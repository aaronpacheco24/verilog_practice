==> flow/design.v <==
`timescale 1ns / 1ps
module BCD_Counter
    (
    input clk,
    input reset_n,
    input enable,
    output done,
    output [3:0] Q
    );
    reg [3:0] Q_reg, Q_next;
    always @ (posedge clk, negedge reset_n)
    begin
        if (~reset_n)
            Q_reg<= 'b0;
        else if (enable)
            Q_reg<= Q_next;
        else
            Q_reg<=Q_reg;
    end
    assign done = Q_reg==9;
    always @ (*)
        Q_next = done?'b0:Q_reg+1;
     assign  Q = Q_reg;
endmodule
`timescale 1ns / 1ps
module multi_decade_counter(
    input clk,
    input reset_n,
    input enable,
    output done,
    output [3:0] ones,tens,hundreds
    );
    wire done0,done1,done2;
    wire a0,a1,a2;
    BCD_Counter D0(
    .clk(clk),
    .reset_n(reset_n),
    .enable(enable),
    .done(done0),
    .Q(ones)
    );
    assign a0 = enable & done0;
    BCD_Counter D1(
    .clk(clk),
    .reset_n(reset_n),
    .enable(enable),
    .done(done1),
    .Q(tens)
    );
    assign a1 = a0& done1;
    BCD_Counter D2(
    .clk(clk),
    .reset_n(reset_n),
    .enable(enable),
    .done(done2),
    .Q(hundreds)
    );
    assign a2 = a1 & done2;
    assign done = a2;
endmodule
# [Tool chain data of multi_decade_counter]
# What the tools print for multi_decade_counter, step after step.
# Lines are those of the file above, counted from 1.
# Not given: n/a
[inputs] design="multi_decade_counter" clk_port="clk" cell_library="sky130hd" corner="tt_025C_1v80"

# [Elaborated design]
# Counts by Yosys on the flattened word-level netlist (proc, flatten, opt, wreduce; memories kept). Register bits leave out memories and registers merged into their read ports (data or address); mux counts leave out enables and synchronous resets folded into registers. Print and check cells are left out. Cells with the same type and inputs are merged into one.
[classes] n_addsub=3 n_eq=3 muxes=3 bitwise=3
[ops] operator="adder 4 x 1 -> 4 bit with constant B" n=3
[ops] operator="== test 4 bit with constant B" n=3
[ops] operator="2-to-1 mux 4 bit" n=3
[ops] operator="AND 1 bit" n=3
[word_totals] elab_cells=15 reg_bits=12 in_bits=3 out_inout_bits=13

# [Logic depth]
# Longest topological path by Yosys (ltp), each cell counted once; first at word level (registers and memories cut), then after technology mapping (sequential cells cut; the memories' decode and read muxes count).
[logic_depth] word_depth=4 abc_area=0 depth_mapped=4

# [After synthesis]
# Source: synth_stat.txt of the flow (Yosys; design flattened, memories mapped). It holds for the ABC_AREA given above (unset counts as 0); a run with the other value may have another netlist.
# Totals and module areas in this step are rounded.
[types] cell="sky130_fd_sc_hd__dfrtp_1" n=12 area_total_um2=300.288
[types] cell="sky130_fd_sc_hd__and2b_2" n=4 area_total_um2=35.034
[types] cell="sky130_fd_sc_hd__and4b_1" n=3 area_total_um2=30.029
[types] cell="sky130_fd_sc_hd__o21ai_0" n=6 area_total_um2=30.029
[types] cell="sky130_fd_sc_hd__nand2_1" n=7 area_total_um2=26.275
[types] cell="sky130_fd_sc_hd__xnor2_1" n=3 area_total_um2=26.275
[types] cell="sky130_fd_sc_hd__xor2_1" n=3 area_total_um2=26.275
[types] cell="sky130_fd_sc_hd__nand3_1" n=4 area_total_um2=20.019
[types] cell="sky130_fd_sc_hd__a21o_1" n=2 area_total_um2=15.014
[types] cell="sky130_fd_sc_hd__nor3_1" n=3 area_total_um2=15.014
[types] cell="sky130_fd_sc_hd__nor4b_2" n=1 area_total_um2=15.014
[types] cell="sky130_fd_sc_hd__nor2b_1" n=2 area_total_um2=12.512
[types] cell="sky130_fd_sc_hd__buf_6" n=1 area_total_um2=11.261
[types] cell="sky130_fd_sc_hd__nor3_2" n=1 area_total_um2=10.01
[types] cell="sky130_fd_sc_hd__a21o_2" n=1 area_total_um2=8.758
[mapped] area_um2=582 flip_flops=12 sequential_area_um2=300 buf_cells=1 cells=53
# By module: a second synthesis without flattening, with its own total; a netlist apart from the flattened one above.
[unflattened] hier_cells=52 area_unflattened_um2=583
# Each row is one instance without its submodules.
[modules] mod="BCD_Counter" mod_area_um2=191 n_cells=17 mod_seq_area_um2=100 n_inst=3
[modules] mod="multi_decade_counter" mod_area_um2=8.8 n_cells=1 mod_seq_area_um2=0.0 n_inst=1

# [Worst setup path after synthesis]
# Path of least setup slack by OpenSTA after synthesis, without wires, with an ideal clock, recovery checks aside; 20% of the period is set as input and as output delay. Where synthesis merged equal registers, the netlist keeps one of their names.
[synth_timing] kind="flip-flop to output port" from="register D1.Q_reg[1]" to="output done" delay_ns=1.078 arrival_ns=1.078 launch_ns=0.000 path_stages=4 setup_slack_ns=0.170 clock_period_ns=1.56 required_time_ns=1.248 n_path_buf=0 synth_period_reached_ns=1.39
# "delay_ns" is the arrival time less input delay plus setup time.
# At an output port there is no setup time.
# "path_stages" counts driving pins, that of a launching flip-flop among them; a cell with two outputs on the path counts twice.
# "synth_period_reached_ns" = period - worst setup slack (recovery checks aside). The figure is calculated, with input and output delays left at 20% of the set period.
# The rows between start and end are the longest chain of elaborated cells between them; the timing report does not say that the signal goes this way. Where chains are equally long, one stands for them.
# Each line given opens the expression or statement behind the cell; cells for indexed reads and writes are added by Yosys, which also makes memories of some case tables.
# At most two assigning lines are given for a register; there are more.
[synth_between] path_cell_list="sky130_fd_sc_hd__dfrtp_1 sky130_fd_sc_hd__nor4b_2 sky130_fd_sc_hd__nand3_1 sky130_fd_sc_hd__nor3_2" elab_chain_cells=3 cone_cells=3 lines_between=3 classes_between="eq/ne (1); logic (2)"
[synth_lines] item="start, declared" line_no=10 rtl="reg [3:0] Q_reg, Q_next;"
[synth_lines] item="start, assigned" line_no=16 rtl="Q_reg<= Q_next;"
[synth_lines] item="start, assigned" line_no=18 rtl="Q_reg<=Q_reg;"
[synth_lines] item="== test 4 bit" line_no=20 rtl="assign done = Q_reg==9;"
[synth_lines] item="AND 1 bit" line_no=50 rtl="assign a1 = a0& done1;"
[synth_lines] item="AND 1 bit" line_no=58 rtl="assign a2 = a1 & done2;"
[synth_lines] item="end, declared" line_no=30 rtl="output done,"

# [Path in the finished layout]
# Path of least setup slack in the final report of flow run A (OpenROAD, finished layout, wires in). Where an end is a register, its clock arrival counts in the times.
[layout_timing] kind="flip-flop to output port" from="register D0.Q_reg[1]" to="output done" path_stages=5 n_path_buf=1 clock_period_ns=1.12 arrival_ns=1.38 launch_ns=0.27 setup_slack_ns=-0.48 required_time_ns=0.90
# The rows between start and end are the longest chain of elaborated cells between them; the timing report does not say that the signal goes this way. Where chains are equally long, one stands for them.
# At most two assigning lines are given for a register; there are more.
[layout_between] path_cell_list="sky130_fd_sc_hd__dfrtp_2 sky130_fd_sc_hd__nor4b_2 sky130_fd_sc_hd__nand3_1 sky130_fd_sc_hd__nor3_2 sky130_fd_sc_hd__buf_2" elab_chain_cells=4 cone_cells=4 lines_between=4 classes_between="eq/ne (1); logic (3)"
[layout_lines] item="start, declared" line_no=10 rtl="reg [3:0] Q_reg, Q_next;"
[layout_lines] item="start, assigned" line_no=16 rtl="Q_reg<= Q_next;"
[layout_lines] item="start, assigned" line_no=18 rtl="Q_reg<=Q_reg;"
[layout_lines] item="== test 4 bit" line_no=20 rtl="assign done = Q_reg==9;"
[layout_lines] item="AND 1 bit" line_no=42 rtl="assign a0 = enable & done0;"
[layout_lines] item="AND 1 bit" line_no=50 rtl="assign a1 = a0& done1;"
[layout_lines] item="AND 1 bit" line_no=58 rtl="assign a2 = a1 & done2;"
[layout_lines] item="end, declared" line_no=30 rtl="output done,"

==> runs of multi_decade_counter <==
Design multi_decade_counter on sky130hd. What follows are 2 stored runs of the flow, each under its own settings; their order means nothing. The constraints put input and output delay at 20% of the set period each and load the outputs with 0.01 pF.
"achieved clock period" = clock period - worst setup slack. The figure is calculated, with input and output delays left at 20% of the set period.
"worst setup path time" = time allowed to the worst setup path (clock period - input delay - output delay, where it has them) - its slack; a late launch clock adds to it, a late capture clock takes from it.
"power" is the tool's figure for a default switching activity; nothing was simulated.
Values from the reports are rounded here.
[flow run A] settings: period_ns=1.12, CORE_UTILIZATION=34, SETUP_SLACK_MARGIN=-0.05, PLACE_DENSITY=0.52, CORE_ASPECT_RATIO=1.36, CELL_PAD_IN_SITES_DETAIL_PLACEMENT=1, CTS_CLUSTER_DIAMETER=353, SLEW_MARGIN=10, MIN_ROUTING_LAYER=met1, CAP_MARGIN=20, CORE_MARGIN=2
[flow run A] result: chip area after synthesis (Yosys) 582 um^2, die area 2060 um^2, standard-cell area of the final layout 987 um^2, utilization 61.1 %, worst setup slack after layout -0.482 ns, total negative slack -1.23 ns, power 0.00311 W, achieved clock period 1.602 ns, worst setup path time 1.38 ns, worst setup path kind flip-flop to output port
[flow run B] settings: period_ns=1.64, CORE_UTILIZATION=52, SETUP_SLACK_MARGIN=0.2, CORE_MARGIN=10, TNS_END_PERCENT=40, ABC_AREA=0, GPL_ROUTABILITY_DRIVEN=0, CAP_MARGIN=5, MIN_ROUTING_LAYER=met1, MAX_ROUTING_LAYER=met5, SLEW_MARGIN=20
[flow run B] result: chip area after synthesis (Yosys) 582 um^2, die area 2860 um^2, standard-cell area of the final layout 897 um^2, utilization 90.5 %, worst setup slack after layout -0.035 ns, total negative slack -0.035 ns, power 0.00197 W, achieved clock period 1.675 ns, worst setup path time 1.35 ns, worst setup path kind flip-flop to output port
